==> flow/design.v <==
module log_reader_in_ctrl (
     input clk
    ,input rst
    ,input  logic                           src_reader_req_val
    ,output logic                           reader_src_req_rdy
    ,output logic                           reader_log_hdr_mem_rd_req_val
    ,input  logic                           log_hdr_mem_reader_rd_req_rdy
    ,input  logic                           log_hdr_mem_reader_rd_resp_val
    ,output logic                           reader_log_hdr_mem_rd_resp_rdy
    ,output logic                           reader_log_data_mem_rd_req_val
    ,input  logic                           log_data_mem_reader_rd_req_rdy
    ,input  logic                           log_data_mem_reader_rd_resp_val
    ,output logic                           reader_log_data_mem_rd_resp_rdy
    ,output logic                           in_write_hdr_fifo_wr_val
    ,input  logic                           write_hdr_fifo_in_wr_rdy
    ,output logic                           store_last_view
    ,output logic                           store_req_info
    ,output logic                           store_log_hdr
    ,output logic                           store_data_line
    ,output logic                           incr_log_resp_size
    ,output logic                           reset_in_hdr_rd_addr
    ,output logic                           incr_in_hdr_rd_addr
    ,output logic                           reset_in_data_rd_addr
    ,output logic                           incr_in_data_rd_addr
    ,input  logic                           output_done
    ,input  logic                           last_hdr_in_rd
    ,input  logic                           last_data_in_rd
);
    typedef enum logic[2:0] {
        READY = 3'd0,
        READ_HDR = 3'd1, 
        STORE_HDR = 3'd2,
        WR_ENTRY_HDR = 3'd3,
        READ_DATA = 3'd4,
        STORE_DATA = 3'd5,
        WR_FIFO = 3'd6,
        WAIT_OUT = 3'd7,
        UND = 'X
    } state_e;
    state_e  state_reg;
    state_e  state_next;
    logic   size_pass_reg;
    logic   size_pass_next;
    always_ff @(posedge clk) begin
        if (rst) begin
            state_reg <= READY;
        end
        else begin
            state_reg <= state_next;
            size_pass_reg <= size_pass_next;
        end
    end
    always_comb begin
        reader_src_req_rdy = 1'b0;
        reader_log_hdr_mem_rd_req_val = 1'b0;
        reader_log_hdr_mem_rd_resp_rdy = 1'b0;
        reader_log_data_mem_rd_req_val = 1'b0;
        reader_log_data_mem_rd_resp_rdy = 1'b0;
        store_req_info = 1'b0;
        store_log_hdr = 1'b0;
        store_data_line = 1'b0;
        in_write_hdr_fifo_wr_val = 1'b0;
        incr_in_hdr_rd_addr = 1'b0;
        reset_in_hdr_rd_addr = 1'b0;
        incr_log_resp_size = 1'b0;
        reset_in_data_rd_addr = 1'b0;
        incr_in_data_rd_addr = 1'b0;
        store_last_view = 1'b0;
        size_pass_next = size_pass_reg;
        state_next = state_reg;
        case (state_reg)
            READY: begin
                reader_src_req_rdy = 1'b1;
                store_req_info = 1'b1;
                size_pass_next = 1'b1;
                reset_in_hdr_rd_addr = 1'b1;
                if (src_reader_req_val) begin
                    state_next = READ_HDR;
                end
            end
            READ_HDR: begin
                reader_log_hdr_mem_rd_req_val = 1'b1;
                if (log_hdr_mem_reader_rd_req_rdy) begin
                    state_next = STORE_HDR;
                end
            end
            STORE_HDR: begin
                store_log_hdr = 1'b1;
                reader_log_hdr_mem_rd_resp_rdy = 1'b1;
                reset_in_data_rd_addr = 1'b1;
                if (log_hdr_mem_reader_rd_resp_val) begin
                    if (size_pass_reg) begin
                        incr_log_resp_size = 1'b1;
                        incr_in_hdr_rd_addr = 1'b1;
                        state_next = READ_HDR;
                        if (last_hdr_in_rd) begin
                            reset_in_hdr_rd_addr = 1'b1;
                            store_last_view = 1'b1;
                            size_pass_next = 1'b0;
                        end
                    end
                    else begin
                        state_next = READ_DATA;
                    end
                end
            end
            READ_DATA: begin
                reader_log_data_mem_rd_req_val = 1'b1;
                if (log_data_mem_reader_rd_req_rdy) begin
                    state_next = STORE_DATA;
                end
            end
            STORE_DATA: begin
                store_data_line = 1'b1;
                reader_log_data_mem_rd_resp_rdy = 1'b1;
                if (log_data_mem_reader_rd_resp_val) begin
                    state_next = WR_FIFO;
                end
            end
            WR_FIFO: begin
                in_write_hdr_fifo_wr_val = 1'b1;
                if (write_hdr_fifo_in_wr_rdy) begin
                    incr_in_data_rd_addr = 1'b1;
                    if (last_data_in_rd) begin
                        incr_in_hdr_rd_addr = 1'b1;
                        if (last_hdr_in_rd) begin
                            state_next = WAIT_OUT;
                        end
                        else begin
                            state_next = READ_HDR;
                        end
                    end
                    else begin
                        state_next = READ_DATA;
                    end
                end
            end
            WAIT_OUT: begin
                if (output_done) begin
                    state_next = READY;
                end
            end
            default: begin
                reader_src_req_rdy = 'X;
                reader_log_hdr_mem_rd_req_val = 'X;
                reader_log_hdr_mem_rd_resp_rdy = 'X;
                reader_log_data_mem_rd_req_val = 'X;
                reader_log_data_mem_rd_resp_rdy = 'X;
                store_req_info = 'X;
                store_log_hdr = 'X;
                store_data_line = 'X;
                in_write_hdr_fifo_wr_val = 'X;
                incr_in_hdr_rd_addr = 'X;
                reset_in_hdr_rd_addr = 'X;
                incr_log_resp_size = 'X;
                reset_in_data_rd_addr = 'X;
                incr_in_data_rd_addr = 'X;
                size_pass_next = 'X;
                state_next = UND;
            end
        endcase
    end
endmodule
-- Reports on log_reader_in_ctrl
Tool output for the design above, in the order of the flow.
Line numbers count from 1 in the design file above.
Operators carry their Yosys type and port widths (W data, S select, Z words).
Library cell names are shortened.
The mark -- stands for no value.
- design top: log_reader_in_ctrl
- clock port: clk
- library: sky130hd
- timing corner: tt_025C_1v80

-- Word-level counts
Yosys after proc, flatten, opt, wreduce and memory -nomap, before mapping. Memory bits, and registers merged into a memory's read port (data or address), are not among the register bits. Print and check cells are not counted. Equal cells are merged and count once.
- input port bits at 11
- register bits at 4
- output and inout bits at 15
- cells after elaboration: 62
- mux-type cells at 34
- noted equal/unequal tests: 13
- noted reductions and logical operators: 11
- bitwise gates (word level) at 2
- operator list (operator ; number):
    $reduce_or A6 Y1 ; 6
    $mux W3 ; 10
    $pmux W3 S7 ; 1
    $pmux W1 S2 ; 9
    $ne A2 B2 Y1 const B ; 7
    $eq A3 B3 Y1 const B ; 4
    $mux W1 ; 12
    $reduce_or A5 Y1 ; 2
    $reduce_and A7 Y1 ; 1
    $pmux W1 S3 ; 2
    $eq A3 B1 Y1 const B ; 1
    $eq A3 B2 Y1 const B ; 1
    $logic_not A3 Y1 ; 1
    $reduce_and A3 Y1 ; 1
    $not A1 Y1 ; 2

-- Longest topological paths
Depth = most cells in a row (Yosys ltp): at word level without a register or memory, in the mapped netlist without a sequential cell, where the memories' decode and read muxes count.
- noted depth after elaboration: 4
- ABC_AREA: 0
- gate-level depth with buffers at 4
- noted depth with buffers taken out: 2

-- After synthesis
Source: synth_stat.txt of the flow (Yosys; design flattened, memories mapped). It holds for the ABC_AREA given above (unset counts as 0); a run with the other value may have another netlist.
- mapped cells: 60
- flip-flop cells at 8
- chip area (Yosys) at 0.000518 mm²
- sequential area at 0.0001702 mm²
- noted buffer cells: 8
- cell types (cell ; number):
    dfxtp_1 ; 7
    nand2b_1 ; 5
    buf_4 ; 4
    edfxtp_1 ; 1
    nand3b_1 ; 3
    or4_4 ; 2
    o31ai_4 ; 1
    a21oi_1 ; 4
    nor3_2 ; 2
    nand2_1 ; 4
    nor4_1 ; 2
    or2_2 ; 2
    buf_6 ; 1
    inv_1 ; 3
    a221o_1 ; 1
    nand3_1 ; 2
    nor3_1 ; 2
    a41oi_1 ; 1
Not listed: further types 11, cells in them 13.

-- Worst setup path after synthesis
Source: OpenSTA report_checks on the synthesized netlist (no wires, ideal clock, input and output delay 20% of the period each), path of least setup slack; recovery checks are left aside. Register names are those of the netlist, which keeps one name where synthesis merged equal registers.
- kind: register to output
- from: register state_reg
- to: output port reset_in_data_rd_addr
- path buffers at 2
- noted path delay: 1.555 ns
- setup slack at 0.093 ns
- data required time: 1.648 ns
- noted arrival: 1.555 ns
- noted period: 2.06 ns
- noted stages: 5
- noted time at the first pin: 0.000 ns
- synthesis period reached: 1.967 ns
"path delay" = arrival - input delay + setup time.
A path that ends at an output port has no setup time.
"stages": output pins that drive a net of the path, with the launching flip-flop's if there is one; two outputs of one cell count as two.
"synthesis period reached" = period - worst setup slack (recovery checks aside). The figure is calculated, with input and output delays left at 20% of the set period.
An end named without its bit number is one bit of that signal or, where synthesis recoded a state register, one of its new flip-flops.
Between the ends stands the longest chain of elaborated cells between them, by number of cells; it is not shown to be the way that was timed. Of several equally long chains one is given.
Each line given opens the expression or statement behind the cell; cells for indexed reads and writes are added by Yosys, which also makes memories of some case tables.
- cell sequence: dfxtp_1 -> or4_4 -> buf_6 -> nor3_1 -> buf_4
- noted cells in the longest elaborated chain: 3
- noted elaborated cells on any way between the ends: 9
- RTL lines with such cells: 1
- classes of those cells: eq/ne (6); mux (1); reduce/logical (2)
- ends and longest elaborated chain, after synthesis (what ; line ; source):
    from (decl) ; 40 ; state_e  state_reg;
    from (assign) ; 46 ; state_reg <= READY;
    from (assign) ; 49 ; state_reg <= state_next;
    $eq A3 B3 Y1 ; 71 ; case (state_reg)
    $reduce_or A6 Y1 ; -- ;
    $pmux W1 S2 ; 71 ;
    to (decl) ; 23 ; ,output logic                           reset_in_data_rd_addr
Some nets on the timed path still bear RTL names; the line given drives or declares the net.
- nets with RTL names, path after synthesis (net ; line):
    reader_log_hdr_mem_rd_resp_rdy ; 71

-- Path in the finished layout
From the final timing report of run A: the path of least setup slack in the routed layout; clock arrival at registers is part of the times.
- kind: input to output
- from: input port log_hdr_mem_reader_rd_resp_val
- to: output port store_last_view
- path buffers at 2
- external input delay at 0.42 ns
- setup slack at -0.03 ns
- noted arrival: 1.69 ns
- noted stages: 3
- noted time at the first pin: 0.42 ns
- data required time: 1.66 ns
- noted period: 2.08 ns
Between the ends stands the longest chain of elaborated cells between them, by number of cells; it is not shown to be the way that was timed. Of several equally long chains one is given.
- cell sequence: clkdlybuf4s50_1 -> and4_1 -> clkdlybuf4s50_1
- noted cells in the longest elaborated chain: 2
- noted elaborated cells on any way between the ends: 2
- RTL lines with such cells: 2
- classes of those cells: mux (2)
- ends and longest elaborated chain, post-layout (what ; line ; source):
    from (decl) ; 8 ; ,input  logic                           log_hdr_mem_reader_rd_resp_val
    $mux W1 ; 91 ; if (log_hdr_mem_reader_rd_resp_val) begin
    $mux W1 ; 71 ; case (state_reg)
    to (decl) ; 16 ; ,output logic                           store_last_view

# Flow runs of log_reader_in_ctrl

Record of 2 stored runs of the RTL-to-layout flow on log_reader_in_ctrl, platform sky130hd. The runs are unordered. Constraints: input delay and output delay 20% of the set period each, output load 0.01 pF.
"achieved period" is the run's clock period less its worst setup slack. It is reckoned from that one timing run; input and output delays stay at 20% of the period that was set.
"time on the worst setup path": the worst setup path's part of the clock period (all of it between registers, 20% less for each end at a port) less its slack. A launch clock that arrives late makes it longer, a capture clock that arrives late makes it shorter.
"total power after layout" is the tool's figure for a default switching activity; nothing was simulated.

Run A
Settings were period_ns = 2.08; CORE_UTILIZATION = 23; SETUP_SLACK_MARGIN = -0.07; TNS_END_PERCENT = 100; CTS_CLUSTER_DIAMETER = 94; MIN_ROUTING_LAYER = met2; CAP_MARGIN = 20; CORE_MARGIN = 2; SLEW_MARGIN = 20
- noted the post-synthesis cell area: 0.000518 mm²
- die footprint: 0.0026476 mm²
- standard-cell area after layout at 0.0008833 mm²
- utilization after routing at 40.7 %
- worst setup slack after layout: -0.026 ns
- summed negative setup slack: -0.030 ns
- total power after layout at 0.4150 mW
- achieved period at 2.106 ns
- noted the time on the worst setup path: 1.27 ns
- class of the worst setup path: input to output

Run B
Settings were period_ns = 3.75; CORE_UTILIZATION = 65; SETUP_SLACK_MARGIN = 0.64; PLACE_DENSITY_LB_ADDON = 0.24; CORE_ASPECT_RATIO = 0.64; CORE_MARGIN = 7; CTS_CLUSTER_DIAMETER = 263; MIN_ROUTING_LAYER = met1; MAX_ROUTING_LAYER = met4; CAP_MARGIN = 20; SLEW_MARGIN = 20
- did not finish, floorplanning stopped with PDN-0185
